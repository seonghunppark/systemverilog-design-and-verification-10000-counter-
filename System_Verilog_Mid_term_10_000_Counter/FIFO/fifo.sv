==> flow/design.v <==
`timescale 1ns / 1ps
module fifo (
    input  logic       clk,
    input  logic       rst,
    input  logic       wr,
    input  logic       rd,
    input  logic [7:0] wdata,
    output logic [7:0] rdata,
    output logic       full,
    output logic       empty
);
    logic [2:0] waddr, raddr;
    logic wr_en;
    assign wr_en = wr & ~full;
    register_file U_REG_FILE (
        .*,
        .wr(wr_en)
    );   
    fifo_control_unit U_FIFO_CU (.*);
endmodule
module register_file #(
    parameter AWIDTH = 3
) (
    input  logic                clk,
    input  logic                wr,
    input  logic [         7:0] wdata,
    input  logic [AWIDTH - 1:0] waddr,
    input  logic [AWIDTH - 1:0] raddr,
    output logic [         7:0] rdata
);
    logic [7:0] ram[0:2**AWIDTH - 1];   
    assign rdata = ram[raddr];
    always_ff @(posedge clk) begin : blockName
        if (wr) begin
            ram[waddr] <= wdata;
        end
    end
endmodule
module fifo_control_unit #(
    parameter AWIDTH = 3
) (
    input  logic                clk,
    input  logic                rst,
    input  logic                wr,
    input  logic                rd,
    output logic [AWIDTH - 1:0] waddr,
    output logic [AWIDTH - 1:0] raddr,
    output logic                full,
    output logic                empty
);
    logic [AWIDTH - 1:0] waddr_reg, waddr_next;
    logic [AWIDTH - 1:0] raddr_reg, raddr_next;
    logic full_reg, full_next;
    logic empty_reg, empty_next;
    logic wr_en;
    assign waddr = waddr_reg;
    assign raddr = raddr_reg;
    assign full  = full_reg;
    assign empty = empty_reg;
    always_ff @(posedge clk, posedge rst) begin
        if (rst) begin
            waddr_reg <= 0;
            raddr_reg <= 0;
            full_reg  <= 0;
            empty_reg <= 1'b1;
        end else begin
            waddr_reg <= waddr_next;
            raddr_reg <= raddr_next;
            full_reg  <= full_next;
            empty_reg <= empty_next;
        end
    end
    always_comb begin
        waddr_next = waddr_reg;
        raddr_next = raddr_reg;
        full_next  = full_reg;
        empty_next = empty_reg;
        case ({
            wr, rd
        })
            2'b01: begin   
                if (!empty_reg) begin
                    raddr_next = raddr_reg + 1;
                    if (waddr_reg == raddr_next) begin
                        full_next  = 1'b0;
                        empty_next = 1'b1;
                    end
                end
            end
            2'b10: begin   
                if (!full_reg) begin
                    waddr_next = waddr_reg + 1;
                    empty_next = 1'b0;
                    if (waddr_next == raddr_reg) begin
                        full_next = 1'b1;
                    end
                end
            end
            2'b11: begin   
                if (full_reg) begin
                    raddr_next = raddr_reg + 1;
                    full_next  = 1'b0;
                end else if (empty_reg) begin
                    waddr_next = waddr_reg + 1;
                    empty_next = 1'b0;
                end else begin
                    raddr_next = raddr_reg + 1;
                    waddr_next = waddr_reg + 1;
                end
            end
        endcase
    end
endmodule
== Tool chain data of fifo ==
The steps from the RTL of fifo to its reports follow in flow order.
Line numbers count from 1 in the design file above.
Library cell names are shortened.
Not given: --
Design
  top module: fifo
  clock port: clk
  cell library: sky130hd
  library corner: tt_025C_1v80

== Word level ==
Counts by Yosys on the flattened word-level netlist (proc, flatten, opt, wreduce; memories kept). Register bits leave out memories and registers merged into their read ports (data or address). Print and check cells are left out.
Yosys's memory passes give these memory sizes; they may raise the number of words (mostly to a power of two), join words into wider ones and drop unused or constant bits.
Cells by class
  add/subtract/negate cells: 2
  eq/ne operators: 8
  muxes and demuxes: 17
  bitwise logic cells: 2
  reduce/logical cells: 7
Operators with widths (count)
  3-bit two-way mux: 5
  8-bit two-way mux: 1
  1-bit two-way mux: 8
  3-bit by 1-bit adder with 3-bit output (second input constant): 2
  3-bit == test: 2
  3-bit parallel mux with 2-bit select: 1
  2-bit == test (second input constant): 2
  2-bit inequality test (second input constant): 2
  2-bit AND reduction: 2
  2-bit nonzero test: 2
  3-bit AND reduction: 1
  3-bit nonzero test: 1
  1-bit parallel mux with 3-bit select: 1
  2-bit by 1-bit == test with 1-bit output (second input constant): 1
  2-bit by 1-bit inequality test with 1-bit output (second input constant): 1
  2-bit OR reduction: 1
  1-bit parallel mux with 2-bit select: 1
  1-bit bitwise AND: 1
  1-bit inverter: 1
Bit counts
  register bits after elaboration: 8
  bits in writable memories: 64
  memories kept: 1
  output and inout bits: 10
  cells after elaboration: 41
Memories
  U_REG_FILE.ram: words 8, bits a word 8, rd ports 1, wr ports 1, RTL line 31  | logic [7:0] ram[0:2**AWIDTH - 1];

== Longest topological paths ==
Depth = most cells in a row (Yosys ltp): at word level without a register or memory, in the mapped netlist without a sequential cell, where the memories' decode and read muxes count.
Logic depth
  word-level depth: 5
  ABC_AREA: 0
  gate-level depth with buffers: 5

== Synthesis result ==
Source: synth_stat.txt of the flow (Yosys; design flattened, memories mapped). It holds for the ABC_AREA given above (unset counts as 0); a run with the other value may have another netlist.
Cell types (count)
  edfxtp_1: 64
  mux4_1: 8
  mux4_2: 8
  dfrtp_1: 7
  mux2_4: 8
  xnor3_1: 2
  xnor2_1: 5
  dfstp_2: 1
  nor2_1: 7
  ha_1: 2
  mux2_2: 2
  buf_12: 1
  nand2b_1: 3
  a41oi_1: 2
  xor2_1: 2
  buf_2: 3
  nand2_1: 4
  nor2b_1: 2
Not listed: further types 9, cells in them 10.
Synthesis totals
  standard cells after synthesis: 141
  synthesis area: 0.0029829 mm²
  sequential part of the area: 0.0021233 mm²
  flip-flops: 72
  buffer cells: 7
The figures by module come from a second, unflattened synthesis with its own total; it is not the netlist above.
Second synthesis, totals
  cells (unflattened synthesis): 146
  area total of the unflattened synthesis: 0.0030066 mm²
Each row is one instance without its submodules.
By module
  register_file: times used 1, cells 106, area 0.0025312 mm², seq. area 0.0019218 mm²
  fifo_control_unit: times used 1, cells 39, area 0.0004617 mm², seq. area 0.0002014 mm²
  fifo: times used 1, cells 1, area 0.0000138 mm², seq. area 0 mm²

== Worst setup path after synthesis ==
OpenSTA on the mapped netlist: ideal clock, no wires. The path of least setup slack (recovery checks aside). Input and output delay are each 20% of the period. Register names are those of the netlist, which keeps one name where synthesis merged equal registers.
Path after synthesis
  path type: in2reg
  start: in wr
  end: mem U_REG_FILE.ram[0][0]
  period: 3.71 ns
  input delay: 0.742 ns
  library setup time: 0.383 ns
  time at the first pin: 0.742 ns
  arrival time: 1.824 ns
  path slack: 1.503 ns
  path delay: 1.465 ns
  stages on the path: 3
  buffers on the path: 0
  period reached after synthesis: 2.207 ns
"path delay" = arrival - input delay + setup time.
"stages on the path": output pins that drive a net of the path, with the launching flip-flop's if there is one; two outputs of one cell count as two.
"period reached after synthesis" is the clock period less the worst setup slack; recovery checks do not enter. This is arithmetic on one report: input and output delays are still those of the set period (20% each).
Between the ends stands the longest chain of elaborated cells between them, by number of cells; it is not shown to be the way that was timed. Of several equally long chains one is given.
A line is the first line of the expression or statement that the cell stems from. Yosys adds cells for indexed reads and writes and turns some case tables into memories.
The path ends at the enable pin of a flip-flop; only ways to that pin are counted.
On the way, after synthesis
  path through: nor2b_1 > nand2b_1 > nor3_1
  length of the longest elaborated chain: 2
RTL lines, path after synthesis
  start: declaration: RTL line 5  | input  logic       wr,
  1-bit bitwise AND: RTL line 14  | assign wr_en = wr & ~full;
  3-bit two-way mux: RTL line 34  | if (wr) begin
  end: declaration: RTL line 31  | logic [7:0] ram[0:2**AWIDTH - 1];

== Timing after layout ==
Path of least setup slack in the final report of run 1 (OpenROAD, finished layout, wires in). Where an end is a register, its clock arrival counts in the times.
Path post-layout
  path type: reg2out
  start: reg U_FIFO_CU.raddr_reg[0]
  end: out rdata[4]
  period: 2.94 ns
  time at the first pin: 0.33 ns
  arrival time: 2.27 ns
  path slack: 0.09 ns
  stages on the path: 5
  buffers on the path: 2
Between the ends stands the longest chain of elaborated cells between them, by number of cells; it is not shown to be the way that was timed. Of several equally long chains one is given.
The chain passes a memory read, where the word-level depth is cut; so it can be longer than that depth.
On the way, post-layout
  path through: dfrtp_1 > buf_4 > mux4_1 > mux2_4 > clkdlybuf4s50_1
  length of the longest elaborated chain: 1
RTL lines, path post-layout
  start: declaration: RTL line 52  | logic [AWIDTH - 1:0] raddr_reg, raddr_next;
  start: assignment: RTL line 63  | raddr_reg <= 0;
  start: assignment: RTL line 68  | raddr_reg <= raddr_next;
  memory 8 x 8 bit: RTL line 31  | logic [7:0] ram[0:2**AWIDTH - 1];
  end: declaration: RTL line 8  | output logic [7:0] rdata,

Wiki page: fifo / flow data

Stored flow runs of fifo (2 of them; Yosys, OpenROAD, sky130hd). They differ in their settings and are not a sequence. Constraints: input delay and output delay 20% of the set period each, output load 0.01 pF.
"period achieved" = clock period - worst setup slack. The figure is calculated, with input and output delays left at 20% of the set period.
"allowed time less slack (worst setup path)": the worst setup path's part of the clock period (all of it between registers, 20% less for each end at a port) less its slack. A launch clock that arrives late makes it longer, a capture clock that arrives late makes it shorter.
By "total design power" is meant OpenSTA's value without simulated activity: inputs other than the clock are taken to toggle once in ten clock periods, and the tool carries that through the logic.

==> run 1: settings <==
{ "period_ns": 2.94, "CORE_UTILIZATION": 45, "PLACE_DENSITY_LB_ADDON": 0.21, "CELL_PAD_IN_SITES_DETAIL_PLACEMENT": 0, "TNS_END_PERCENT": 50, "GPL_TIMING_DRIVEN": 1, "CTS_CLUSTER_SIZE": 87, "SLEW_MARGIN": 20, "CAP_MARGIN": 20, "CORE_MARGIN": 2 }
==> run 1: results <==
worst setup slack after layout: 0.086 ns
die size: 0.0072957 mm²
synthesis area: 0.0029829 mm²
period achieved: 2.854 ns
utilization after routing: 55.3%
standard-cell area after layout: 0.0035334 mm²
allowed time less slack (worst setup path): 2.27 ns
class of the worst setup path: reg2out
total design power: 3.537 mW

==> run 2: settings <==
{ "period_ns": 3.5, "CORE_UTILIZATION": 33, "SETUP_SLACK_MARGIN": 0.56, "PLACE_DENSITY_LB_ADDON": 0.05, "CORE_MARGIN": 7, "CELL_PAD_IN_SITES_GLOBAL_PLACEMENT": 3, "ABC_AREA": 1, "GPL_ROUTABILITY_DRIVEN": 0, "CTS_CLUSTER_SIZE": 25, "CTS_CLUSTER_DIAMETER": 343, "CAP_MARGIN": 40, "MIN_ROUTING_LAYER": "met1", "SLEW_MARGIN": 20 }
==> run 2: results <==
worst setup slack after layout: 0.726 ns
die size: 0.0122622 mm²
synthesis area: 0.003088 mm²
period achieved: 2.774 ns
utilization after routing: 39.9%
standard-cell area after layout: 0.003656 mm²
allowed time less slack (worst setup path): 2.07 ns
class of the worst setup path: reg2out
total design power: 3.138 mW
