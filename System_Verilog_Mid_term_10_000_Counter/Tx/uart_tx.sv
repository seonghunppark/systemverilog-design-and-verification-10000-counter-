==> flow/design.v <==
`timescale 1ns / 1ps
module uart_tx_top (
    input  logic       clk,
    input  logic       rst,
    input  logic [7:0] tx_data,
    input  logic       start_trigger,
    output logic       tx,
    output logic       tx_busy
);
    logic w_b_tick;
    Baud_tick_gen_9600 U_B_TICK_GEN (
        .clk   (clk),
        .rst   (rst),
        .b_tick(w_b_tick)
    );
    uart_tx U_UART_TX (
        .clk          (clk),
        .rst          (rst),
        .start_trigger(start_trigger),
        .tx_data      (tx_data),
        .b_tick       (w_b_tick),
        .tx           (tx),
        .tx_busy      (tx_busy)
    );
endmodule
module uart_tx (
    input  logic       clk,
    input  logic       rst,
    input  logic       start_trigger,
    input  logic [7:0] tx_data,
    input  logic       b_tick,
    output logic       tx,
    output logic       tx_busy
);
    localparam [2:0] IDLE = 3'h0, WAIT = 3'h1, START = 3'h2, DATA = 3'h3, STOP = 3'h4;
    logic [2:0] state, next;
    logic [2:0] bit_cnt_reg, bit_cnt_next;
    logic [7:0] data_reg, data_next;
    logic [3:0] b_tick_cnt_reg, b_tick_cnt_next;
    logic tx_busy_reg, tx_busy_next;
    assign tx_busy = tx_busy_reg;
    logic tx_reg, tx_next;
    assign tx = tx_reg;
    always_ff @(posedge clk, posedge rst) begin
        if (rst) begin
            state          <= IDLE;
            tx_reg         <= 1'b1;   
            b_tick_cnt_reg <= 0;
            bit_cnt_reg    <= 0;
            data_reg       <= 0;
            tx_busy_reg    <= 0;
        end else begin
            state          <= next;
            tx_reg         <= tx_next;
            b_tick_cnt_reg <= b_tick_cnt_next;
            bit_cnt_reg    <= bit_cnt_next;
            data_reg       <= data_next;
            tx_busy_reg    <= tx_busy_next;
        end
    end
    always_comb begin
        next            = state;
        tx_next         = tx_reg;
        b_tick_cnt_next = b_tick_cnt_reg;
        bit_cnt_next    = bit_cnt_reg;
        data_next       = data_reg;
        tx_busy_next    = tx_busy_reg;
        case (state)
            IDLE: begin
                tx_next      = 1'b1;
                data_next    = tx_data;
                tx_busy_next = 1'b0;
                if (start_trigger == 1'b1) begin
                    tx_busy_next = 1'b1;
                    next = WAIT;
                end
            end
            WAIT: begin
                if (b_tick) begin
                    b_tick_cnt_next = 0;
                    next = START;
                end
            end
            START: begin
                tx_next = 1'b0;
                if (b_tick) begin
                    if (b_tick_cnt_reg == 15) begin
                        b_tick_cnt_next = 0;
                        bit_cnt_next    = 0;
                        next            = DATA;
                    end else begin
                        b_tick_cnt_next = b_tick_cnt_reg + 1;
                    end
                end
            end
            DATA: begin
                tx_next = data_reg[0];
                if (b_tick) begin
                    if (b_tick_cnt_reg == 15) begin
                        b_tick_cnt_next = 0;
                        if (bit_cnt_reg == 7) begin
                            next = STOP;
                        end else begin
                            bit_cnt_next = bit_cnt_reg + 1;
                            data_next = data_reg >> 1;
                        end
                    end else begin
                        b_tick_cnt_next = b_tick_cnt_reg + 1;
                    end
                end
            end
            STOP: begin
                tx_next = 1'b1;
                if (b_tick) begin
                    if (b_tick_cnt_reg == 15) begin
                        tx_busy_next = 1'b0;
                        next = IDLE;
                    end else begin
                        b_tick_cnt_next = b_tick_cnt_reg + 1;
                    end
                end
            end
        endcase
    end
endmodule
module Baud_tick_gen_9600 (
    input  clk,
    input  rst,
    output b_tick
);
    localparam BAUDRATE = 9600 * 16;
    localparam BAUD_count = 100_000_000 / BAUDRATE;
    logic [$clog2(BAUD_count)-1:0] count_reg, count_next;
    logic tick_reg, tick_next;
    assign b_tick = tick_reg;
    always_ff @(posedge clk, posedge rst) begin
        if (rst) begin
            count_reg <= 0;
            tick_reg  <= 0;
        end else begin
            count_reg <= count_next;
            tick_reg  <= tick_next;
        end
    end
    always_comb begin
        count_next = count_reg;
        tick_next  = tick_reg;
        if (count_reg == BAUD_count) begin
            count_next = 0;
            tick_next  = 1'b1;
        end else begin
            count_next = count_reg + 1;
            tick_next  = 1'b0;
        end
    end
endmodule
* Step by step through the tools: uart_tx_top
What the tools print for uart_tx_top, step after step. Lines are those of the file above, counted from 1. Cell names lack the library's common part. A cell with -- has no value.
Inputs: top uart_tx_top, clock input clk, library sky130hd, timing corner tt_025C_1v80

* After elaboration
Source: Yosys, flattened and elaborated, memories not mapped. Widths are those after wreduce. Registers that Yosys merges into a memory's read port (data or address) are not register bits. Print and check cells do not count.
Word-level totals: flip-flop bits (word level) 31, output and inout port bits 2, bits of input ports 11, elaborated cells 75
Operators by class: equality and inequality tests 19, muxes and demuxes 31, add/subtract/negate cells 3, reduce/logical cells 14
Operators with widths (number):
- 3-bit two-way mux | 12
- 8-bit two-way mux | 3
- 4-bit two-way mux | 5
- 8-bit parallel mux with 2-bit select | 1
- 3-bit parallel mux with 5-bit select | 1
- 2-bit inequality test (second input constant) | 7
- 4-bit parallel mux with 3-bit select | 1
- 10-bit by 1-bit adder with 10-bit output (second input constant) | 1
- 10-bit == test (second input constant) | 1
- 10-bit AND reduction | 1
- 2-bit by 1-bit inequality test with 1-bit output (second input constant) | 5
- 10-bit two-way mux | 1
- 2-bit nonzero test | 3
- 3-bit by 2-bit == test with 1-bit output (second input constant) | 2
- 3-bit == test (second input constant) | 2
- 6-bit AND reduction | 1
- 3-bit parallel mux with 2-bit select | 1
- 5-bit AND reduction | 1
- 5-bit nonzero test | 1
- 2-bit OR reduction | 2
- 4-bit by 1-bit adder with 4-bit output (second input constant) | 1
- 4-bit == test (second input constant) | 1
- 4-bit AND reduction | 1
- 4-bit nonzero test | 1
- 1-bit two-way mux | 4
- 3-bit by 1-bit adder with 3-bit output (second input constant) | 1
- 3-bit by 1-bit == test with 1-bit output (second input constant) | 1
- 3-bit logical NOT | 1
Other operator kinds: 4; their cells: 4.

* Logic depth
Depth = most cells in a row (Yosys ltp): at word level without a register or memory, in the mapped netlist without a sequential cell, where the memories' decode and read muxes count.
Logic depth: word-level depth 5, ABC_AREA 1, depth in mapped cells 8, gate-level depth less buffers 8

* Synthesis result
Source: synth_stat.txt of the flow (Yosys; design flattened, memories mapped). It holds for the ABC_AREA given above (unset counts as 0); a run with the other value may have another netlist. The area totals of this step are shown rounded.
Synthesis totals: mapped flip-flops 33, area of sequential cells 0.000828 sq mm, mapped area 0.00168 sq mm, cell count 203, buffers 2
Cells by type:
- dfrtp_1 | number 31, total area 775.744 sq um
- nand2_1 | number 57, total area 213.955 sq um
- inv_1 | number 29, total area 108.854 sq um
- o21ai_0 | number 20, total area 100.096 sq um
- nand3_1 | number 11, total area 55.053 sq um
- dfstp_2 | number 2, total area 52.55 sq um
- nor2_1 | number 14, total area 52.55 sq um
- ha_1 | number 4, total area 50.048 sq um
- xor2_1 | number 4, total area 35.034 sq um
- nand4_1 | number 4, total area 25.024 sq um
- nor2_4 | number 2, total area 22.522 sq um
- a21oi_1 | number 4, total area 20.019 sq um
- nor3_1 | number 4, total area 20.019 sq um
- o21ai_2 | number 2, total area 17.517 sq um
- xnor2_1 | number 2, total area 17.517 sq um
- o21ai_4 | number 1, total area 16.266 sq um
- buf_8 | number 1, total area 15.014 sq um
- nand2_2 | number 2, total area 12.512 sq um
Not listed: further types 8, cells in them 9.

* Path before layout
Path of least setup slack by OpenSTA after synthesis, without wires, with an ideal clock, recovery checks aside; 20% of the period is set as input and as output delay. Where synthesis merged equal registers, the netlist keeps one of their names.
Path post-synthesis: path type register to register, from register U_UART_TX.bit_cnt_reg[0], to register U_UART_TX.data_reg[0], buffers on the path 1, library setup time 0.126 ns, stages 8, clock period 1.79 ns, data required time 1.664 ns, launch time at the first pin 0.000 ns, path delay 1.428 ns, setup slack 0.362 ns, arrival time 1.302 ns, period reached after synthesis 1.428 ns
"path delay" is the arrival time less input delay plus setup time. "stages" counts driving pins, that of a launching flip-flop among them; a cell with two outputs on the path counts twice. "period reached after synthesis" = period - worst setup slack (recovery checks aside). The figure is calculated, with input and output delays left at 20% of the set period. The rows between start and end are the longest chain of elaborated cells between them; the timing report does not say that the signal goes this way. Where chains are equally long, one stands for them. A line is the first line of the expression or statement that the cell stems from. Yosys adds cells for indexed reads and writes and turns some case tables into memories.
On the way, post-synthesis: path through dfrtp_1 ha_1 ha_1 nor2_4 nand2_4 o21ai_4 buf_8 o21ai_0, cells in the longest elaborated chain 5, elaborated cells on any way between the ends 7, RTL lines with such cells 4, those cells by class eq/ne: 2; mux: 4; reduce/logical: 1
Ends and longest elaborated chain, post-synthesis:
- start: declaration | RTL line 37 | logic [2:0] bit_cnt_reg, bit_cnt_next;
- start: assignment | RTL line 49 | bit_cnt_reg    <= 0;
- start: assignment | RTL line 56 | bit_cnt_reg    <= bit_cnt_next;
- 3-bit == test | RTL line 101 | if (bit_cnt_reg == 7) begin
- 8-bit two-way mux | RTL line 101
- 8-bit two-way mux | RTL line 99 | if (b_tick_cnt_reg == 15) begin
- 8-bit two-way mux | RTL line 98 | if (b_tick) begin
- 8-bit parallel mux with 2-bit select | RTL line 68 | case (state)
- end: assignment | RTL line 50 | data_reg       <= 0;
- end: assignment | RTL line 57 | data_reg       <= data_next;
- end: declaration | RTL line 38 | logic [7:0] data_reg, data_next;

* Timing after layout
Path of least setup slack in the final report of flow run A (OpenROAD, finished layout, wires in). Where an end is a register, its clock arrival counts in the times.
Path post-layout: path type register to output, from register U_UART_TX.tx_reg, to output tx, data required time 1.52 ns, launch time at the first pin 0.28 ns, stages 2, arrival time 1.34 ns, buffers on the path 1, output delay 0.38 ns, setup slack 0.18 ns, clock period 1.9 ns
On the way, post-layout: path through dfstp_2 clkdlybuf4s50_1, cells in the longest elaborated chain 0, elaborated cells on any way between the ends 0, RTL lines with such cells 0
Ends and longest elaborated chain, post-layout:
- start: declaration | RTL line 42 | logic tx_reg, tx_next;
- start: assignment | RTL line 47 | tx_reg         <= 1'b1;
- start: assignment | RTL line 54 | tx_reg         <= tx_next;
- end: declaration | RTL line 7 | output logic       tx,

==> results <==
Below are 2 stored runs of the flow (Yosys, OpenROAD; platform sky130hd) on uart_tx_top, each with its settings and what was measured, unordered. Constraints: input delay and output delay 20% of the set period each, output load 0.01 pF.
"achieved period" is the run's clock period less its worst setup slack. It is reckoned from that one timing run; input and output delays stay at 20% of the period that was set.
By "worst path time" is meant the share of the clock period that the worst setup path is allowed (20% is reserved at inputs, 20% at outputs), minus its slack. Clock arrival times at its registers enter into it.
"overall power": no workload was simulated; the value follows from the tool's default switching activity.
The measured numbers are rounded.

[flow run A] flow files
==> flow/run.sh <==
#!/bin/bash
# the make line also repeats the synthesis and layout settings of config.mk as NAME=value (left out here)
make -C /OpenROAD-flow-scripts/flow DESIGN_CONFIG=/design/flow/config.mk WORK_HOME=/design/flow/orfs CLKGATE_MAP_FILE= finish
==> flow/config.mk <==
export PLATFORM = sky130hd
export DESIGN_NAME = uart_tx_top
export DESIGN_NICKNAME = uart_tx_top
export VERILOG_FILES = /design/flow/design.v
export SDC_FILE = /design/flow/constraint.sdc
export NUM_CORES = 4
export LEC_CHECK = 0
export ABC_AREA = 1
export CAP_MARGIN = 0
export CELL_PAD_IN_SITES_DETAIL_PLACEMENT = 2
export CELL_PAD_IN_SITES_GLOBAL_PLACEMENT = 3
export CORE_MARGIN = 2
export CORE_UTILIZATION = 35
export PLACE_DENSITY = 0.91
export SLEW_MARGIN = 20
==> flow/constraint.sdc <==
create_clock -name core_clock -period 1.9 [get_ports {clk}]
set_input_delay 0.3800 -clock core_clock [delete_from_list [all_inputs] [get_ports {clk}]]
set_output_delay 0.3800 -clock core_clock [all_outputs]
set_load 0.01 [all_outputs]

[flow run A] result: sum of negative setup slack 0.000 ns; chip area after synthesis (Yosys) 0.00168 sq mm; overall die area 0.00537 sq mm; worst path time 1.34 ns; type of the worst setup path register to output; achieved period 1.720 ns; post-route utilization 41.8 %; worst setup slack after layout 0.180 ns; overall power 1,330 uW

[flow run B] flow files
==> flow/run.sh <==
#!/bin/bash
# the make line also repeats the synthesis and layout settings of config.mk as NAME=value (left out here)
make -C /OpenROAD-flow-scripts/flow DESIGN_CONFIG=/design/flow/config.mk WORK_HOME=/design/flow/orfs CLKGATE_MAP_FILE= finish
==> flow/config.mk <==
export PLATFORM = sky130hd
export DESIGN_NAME = uart_tx_top
export DESIGN_NICKNAME = uart_tx_top
export VERILOG_FILES = /design/flow/design.v
export SDC_FILE = /design/flow/constraint.sdc
export NUM_CORES = 4
export LEC_CHECK = 0
export ABC_AREA = 1
export CAP_MARGIN = 40
export CELL_PAD_IN_SITES_GLOBAL_PLACEMENT = 1
export CORE_ASPECT_RATIO = 0.69
export CORE_MARGIN = 2
export CORE_UTILIZATION = 52
export PLACE_DENSITY_LB_ADDON = 0.17
export SLEW_MARGIN = 20
==> flow/constraint.sdc <==
create_clock -name core_clock -period 1.46 [get_ports {clk}]
set_input_delay 0.2920 -clock core_clock [delete_from_list [all_inputs] [get_ports {clk}]]
set_output_delay 0.2920 -clock core_clock [all_outputs]
set_load 0.01 [all_outputs]

[flow run B] result: achieved period 1.362 ns; post-route utilization 65.7 %; chip area after synthesis (Yosys) 0.00168 sq mm; overall power 1,950 uW; sum of negative setup slack 0.000 ns; overall die area 0.00371 sq mm; worst setup slack after layout 0.098 ns; worst path time 1.36 ns; type of the worst setup path register to register
