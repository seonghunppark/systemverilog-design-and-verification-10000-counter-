==> flow/design.v <==
`timescale 1ns / 1ps
module uart_rx (
    input  logic       clk,
    input  logic       rst,
    input  logic       b_tick,
    input  logic       rx,
    output logic [7:0] rx_data,
    output logic       rx_done
);
    localparam [1:0] IDLE = 2'b00, START = 2'b01, DATA = 2'b10, STOP = 2'b11;
    logic [1:0] state_reg, state_next;
    logic [4:0] b_tick_cnt_reg, b_tick_cnt_next;
    logic [3:0] bit_cnt_reg, bit_cnt_next;
    logic rx_done_reg, rx_done_next;
    logic [7:0] rx_buff_reg, rx_buff_next;
    assign rx_data = rx_buff_reg;
    assign rx_done = rx_done_reg;
    always_ff @(posedge clk, posedge rst) begin
        if (rst) begin
            state_reg <= IDLE;
            b_tick_cnt_reg <= 0;
            bit_cnt_reg <= 0;
            rx_done_reg <= 0;
            rx_buff_reg <= 0;
        end else begin
            state_reg <= state_next;
            b_tick_cnt_reg <= b_tick_cnt_next;
            bit_cnt_reg <= bit_cnt_next;
            rx_done_reg <= rx_done_next;
            rx_buff_reg <= rx_buff_next;
        end
    end
    always_comb begin
        state_next = state_reg;
        b_tick_cnt_next = b_tick_cnt_reg;
        bit_cnt_next = bit_cnt_reg;
        rx_done_next = rx_done_reg;
        rx_buff_next = rx_buff_reg;
        case (state_reg)
            IDLE: begin
                rx_done_next = 0;
                if (b_tick) begin
                    if (!rx) begin
                        b_tick_cnt_next = 0;
                        state_next = START;
                    end
                end
            end
            START: begin
                if (b_tick) begin
                    if (b_tick_cnt_reg == 23) begin
                        bit_cnt_next = 0;
                        b_tick_cnt_next = 0;
                        state_next = DATA;
                    end else begin
                        b_tick_cnt_next = b_tick_cnt_reg + 1;
                    end
                end
            end
            DATA: begin
                if (b_tick) begin
                    if (b_tick_cnt_reg == 0) begin
                        rx_buff_next[7] = rx;
                    end
                    if (b_tick_cnt_reg == 15) begin
                        if (bit_cnt_reg == 7) begin
                            state_next = STOP;
                        end else begin
                            b_tick_cnt_next = 0;
                            bit_cnt_next = bit_cnt_reg + 1;
                            rx_buff_next = rx_buff_reg >> 1;
                        end
                    end else begin
                        b_tick_cnt_next = b_tick_cnt_reg + 1;
                    end
                end
            end
            STOP: begin
                if (b_tick) begin
                    rx_done_next = 1'b1;
                    state_next   = IDLE;
                end
            end
        endcase
    end
endmodule
# From RTL to reports: uart_rx
# What the tools print for uart_rx, step after step.
# Lines are those of the file above, counted from 1.
# Operators: Yosys type, input widths -> output width; for muxes data width and select width s.
# Cell names lack the library's common part.
# A cell with -- has no value.
dict set report design {
  top_module {uart_rx}
  clk_port {clk}
  lib {sky130hd}
  corner {tt_025C_1v80}
}

# Elaborated design
# Counts by Yosys on the flattened word-level netlist (proc, flatten, opt, wreduce; memories kept). Register bits leave out memories and registers merged into their read ports (data or address). Print and check cells are left out. Cells with the same type and inputs are merged into one.
dict set report word_totals {
  reg_bits 20
  in_bits 4
}
dict set report op_classes {
  add_sub_neg 2
  eq_ne 16
  muxes 30
  n_logic 4
  reduce_logical 11
}
# operator n
set ops {}
lappend ops {{$mux 5} 7}
lappend ops {{$mux 8} 4}
lappend ops {{$mux 4} 5}
lappend ops {{$ne 2x2->1 const B} 9}
lappend ops {{$mux 2} 8}
lappend ops {{$pmux 5 s3} 1}
lappend ops {{$reduce_and 6->1} 2}
lappend ops {{$reduce_and 8->1} 1}
lappend ops {{$pmux 4 s2} 1}
lappend ops {{$pmux 2 s4} 1}
lappend ops {{$add 5x1->5 const B} 1}
lappend ops {{$eq 5x4->1 const B} 1}
lappend ops {{$eq 5x5->1 const B} 1}
lappend ops {{$logic_not 5->1} 1}
lappend ops {{$not 1->1} 4}
lappend ops {{$eq 2x2->1 const B} 2}
lappend ops {{$reduce_and 2->1} 2}
lappend ops {{$reduce_or 2->1} 2}
lappend ops {{$add 4x1->4 const B} 1}
lappend ops {{$eq 4x3->1 const B} 1}
lappend ops {{$reduce_and 4->1} 1}
lappend ops {{$ne 3x3->1 const B} 1}
lappend ops {{$reduce_or 3->1} 1}
lappend ops {{$eq 2x1->1 const B} 1}
lappend ops {{$logic_not 2->1} 1}
lappend ops {{$pmux 1 s2} 1}
lappend ops {{$mux 1} 2}

# Longest topological paths
# Depth = most cells in a row (Yosys ltp): at word level without a register or memory, in the mapped netlist without a sequential cell, where the memories' decode and read muxes count.
dict set report logic_depth {
  depth_word 6
  abc_area 0
  mapped_depth 7
}

# After synthesis
# The flow's flattened synthesis, as Yosys stat reports it; memories are mapped. The netlist is that of the ABC_AREA named above (0 if unset); the other value can give another one.
# The area totals of this step are shown rounded.
# type n type_area_um2
set by_type {}
lappend by_type {dfrtp_1 21 525.504}
lappend by_type {nand3_1 16 80.077}
lappend by_type {ha_1 4 50.048}
lappend by_type {inv_1 12 45.043}
lappend by_type {o21ai_0 8 40.038}
lappend by_type {a2111oi_4 1 27.526}
lappend by_type {a22o_1 3 26.275}
lappend by_type {dfstp_2 1 26.275}
lappend by_type {mux2_2 2 22.522}
lappend by_type {nand3b_1 3 22.522}
lappend by_type {nor2_1 6 22.522}
lappend by_type {o211ai_1 3 22.522}
lappend by_type {nor4_4 1 21.27}
lappend by_type {nand2_1 5 18.768}
lappend by_type {nand2b_1 3 18.768}
lappend by_type {nor2b_1 3 18.768}
lappend by_type {a21o_1 2 15.014}
lappend by_type {a21oi_1 3 15.014}
# Other cell types: 27; their cells: 36.
dict set report mapped {
  stdcells 133
  synth_area_um2 1280
  ffs 22
  buf_cells 7
}

# Worst setup path after synthesis
# OpenSTA on the mapped netlist: ideal clock, no wires. The path of least setup slack (recovery checks aside). Input and output delay are each 20% of the period. Register names are those of the netlist, which keeps one name where synthesis merged equal registers.
dict set report synth_timing {
  path_kind {register to register}
  from {reg b_tick_cnt_reg[0]}
  to {reg b_tick_cnt_reg[0]}
  clock_period_ps 2570
  setup_ps 125
  launch_ps 0
  arrival_time_ps 1519
  slack_ps 926
  delay_ps 1644
  path_stages 6
  n_path_buf 0
  period_less_setup_slack_ps 1644
}
# "delay_ps" = arrival - input delay + setup time.
# "path_stages": output pins that drive a net of the path, with the launching flip-flop's if there is one; two outputs of one cell count as two.
# "period_less_setup_slack_ps" = period - worst setup slack (recovery checks aside). The figure is calculated, with input and output delays left at 20% of the set period.
# The rows between start and end are the longest chain of elaborated cells between them; the timing report does not say that the signal goes this way. Where chains are equally long, one stands for them.
# A line is the first line of the expression or statement that the cell stems from. Yosys adds cells for indexed reads and writes and turns some case tables into memories.
dict set report synth_between {
  path_cell_list {dfrtp_1 -> ha_1 -> and4b_1 -> and3_1 -> nor2_1 -> mux2_2}
  elab_chain_len 4
}
# element line
set synth_rtl {}
lappend synth_rtl {{from (decl)} 12} ;# logic [4:0] b_tick_cnt_reg, b_tick_cnt_next;
lappend synth_rtl {{from (assign)} 21} ;# b_tick_cnt_reg <= 0;
lappend synth_rtl {{from (assign)} 27} ;# b_tick_cnt_reg <= b_tick_cnt_next;
lappend synth_rtl {{$add 5x1->5} 74} ;# b_tick_cnt_next = b_tick_cnt_reg + 1;
lappend synth_rtl {{$mux 5} 65} ;# if (b_tick_cnt_reg == 15) begin
lappend synth_rtl {{$mux 5} 61} ;# if (b_tick) begin
lappend synth_rtl {{$pmux 5 s3} 39} ;# case (state_reg)
lappend synth_rtl {{to (assign)} 21}
lappend synth_rtl {{to (assign)} 27}
lappend synth_rtl {{to (decl)} 12}

# Path in the finished layout
# From the final timing report of job 1: the path of least setup slack in the routed layout; clock arrival at registers is part of the times.
# The report prints the path's times to 10 ps; the period is as set.
dict set report layout_timing {
  path_kind {register to register}
  from {reg bit_cnt_reg[0]}
  to {reg bit_cnt_reg[3]}
  clock_period_ps 2620
  setup_ps 110
  launch_ps 270
  arrival_time_ps 1980
  slack_ps 800
  path_stages 6
  n_path_buf 0
}
# The rows between start and end are the longest chain of elaborated cells between them; the timing report does not say that the signal goes this way. Where chains are equally long, one stands for them.
dict set report layout_between {
  path_cell_list {dfrtp_1 -> ha_1 -> and3b_1 -> nand2b_1 -> o211a_1 -> a211o_1}
  elab_chain_len 5
}
# element line
set layout_rtl {}
lappend layout_rtl {{from (decl)} 13} ;# logic [3:0] bit_cnt_reg, bit_cnt_next;
lappend layout_rtl {{from (assign)} 22} ;# bit_cnt_reg <= 0;
lappend layout_rtl {{from (assign)} 28} ;# bit_cnt_reg <= bit_cnt_next;
lappend layout_rtl {{$add 4x1->4} 70} ;# bit_cnt_next = bit_cnt_reg + 1;
lappend layout_rtl {{$mux 4} 66} ;# if (bit_cnt_reg == 7) begin
lappend layout_rtl {{$mux 4} 65} ;# if (b_tick_cnt_reg == 15) begin
lappend layout_rtl {{$mux 4} 61} ;# if (b_tick) begin
lappend layout_rtl {{$pmux 4 s2} 39} ;# case (state_reg)
lappend layout_rtl {{to (assign)} 22}
lappend layout_rtl {{to (assign)} 28}
lappend layout_rtl {{to (decl)} 13}

; Record of 2 stored runs of the RTL-to-layout flow on uart_rx, platform sky130hd. The runs are unordered. Constraints: input delay and output delay 20% of the set period each, output load 0.01 pF.
; "period_reached_ps" is the run's clock period less its worst setup slack. It is reckoned from that one timing run; input and output delays stay at 20% of the period that was set.
; "worstPathTime_ps" = time allowed to the worst setup path (clock period - input delay - output delay, where it has them) - its slack; a late launch clock adds to it, a late capture clock takes from it.
; "power_total_w": no workload was simulated; the value follows from the tool's default switching activity.
; "worstPathTime_ps" is given in steps of 10 ps.
; The results are shown rounded.

[job 1: settings]
period_ns = 2.62
CORE_UTILIZATION = 17
SETUP_SLACK_MARGIN = 0.72
PLACE_DENSITY_LB_ADDON = 0.2
CORE_MARGIN = 4
TNS_END_PERCENT = 90
GPL_TIMING_DRIVEN = 0
GPL_ROUTABILITY_DRIVEN = 0
CTS_CLUSTER_DIAMETER = 66
CAP_MARGIN = 35
MAX_ROUTING_LAYER = met4
SLEW_MARGIN = 20
[job 1: results]
synthArea_um2 = 1280
period_reached_ps = 1824
fin_ws_ps = 796
final_die_area_um2 = 8990
worstPathTime_ps = 1820
critical_path_type = register to register
tns_setup_ps = 0
layout_utilization_pct = 22.3
finalCellArea_um2 = 1620
holdWs_ps = 527
power_total_w = 0.00139

[job 2: settings]
period_ns = 2.69
CORE_UTILIZATION = 72
SETUP_SLACK_MARGIN = 0.12
PLACE_DENSITY_LB_ADDON = 0.05
CORE_ASPECT_RATIO = 0.61
CELL_PAD_IN_SITES_GLOBAL_PLACEMENT = 2
ABC_AREA = 0
GPL_TIMING_DRIVEN = 1
MIN_ROUTING_LAYER = met1
CAP_MARGIN = 20
CORE_MARGIN = 2
SLEW_MARGIN = 20
[job 2: results]
outcome = no results, placement failed with FLW-0024
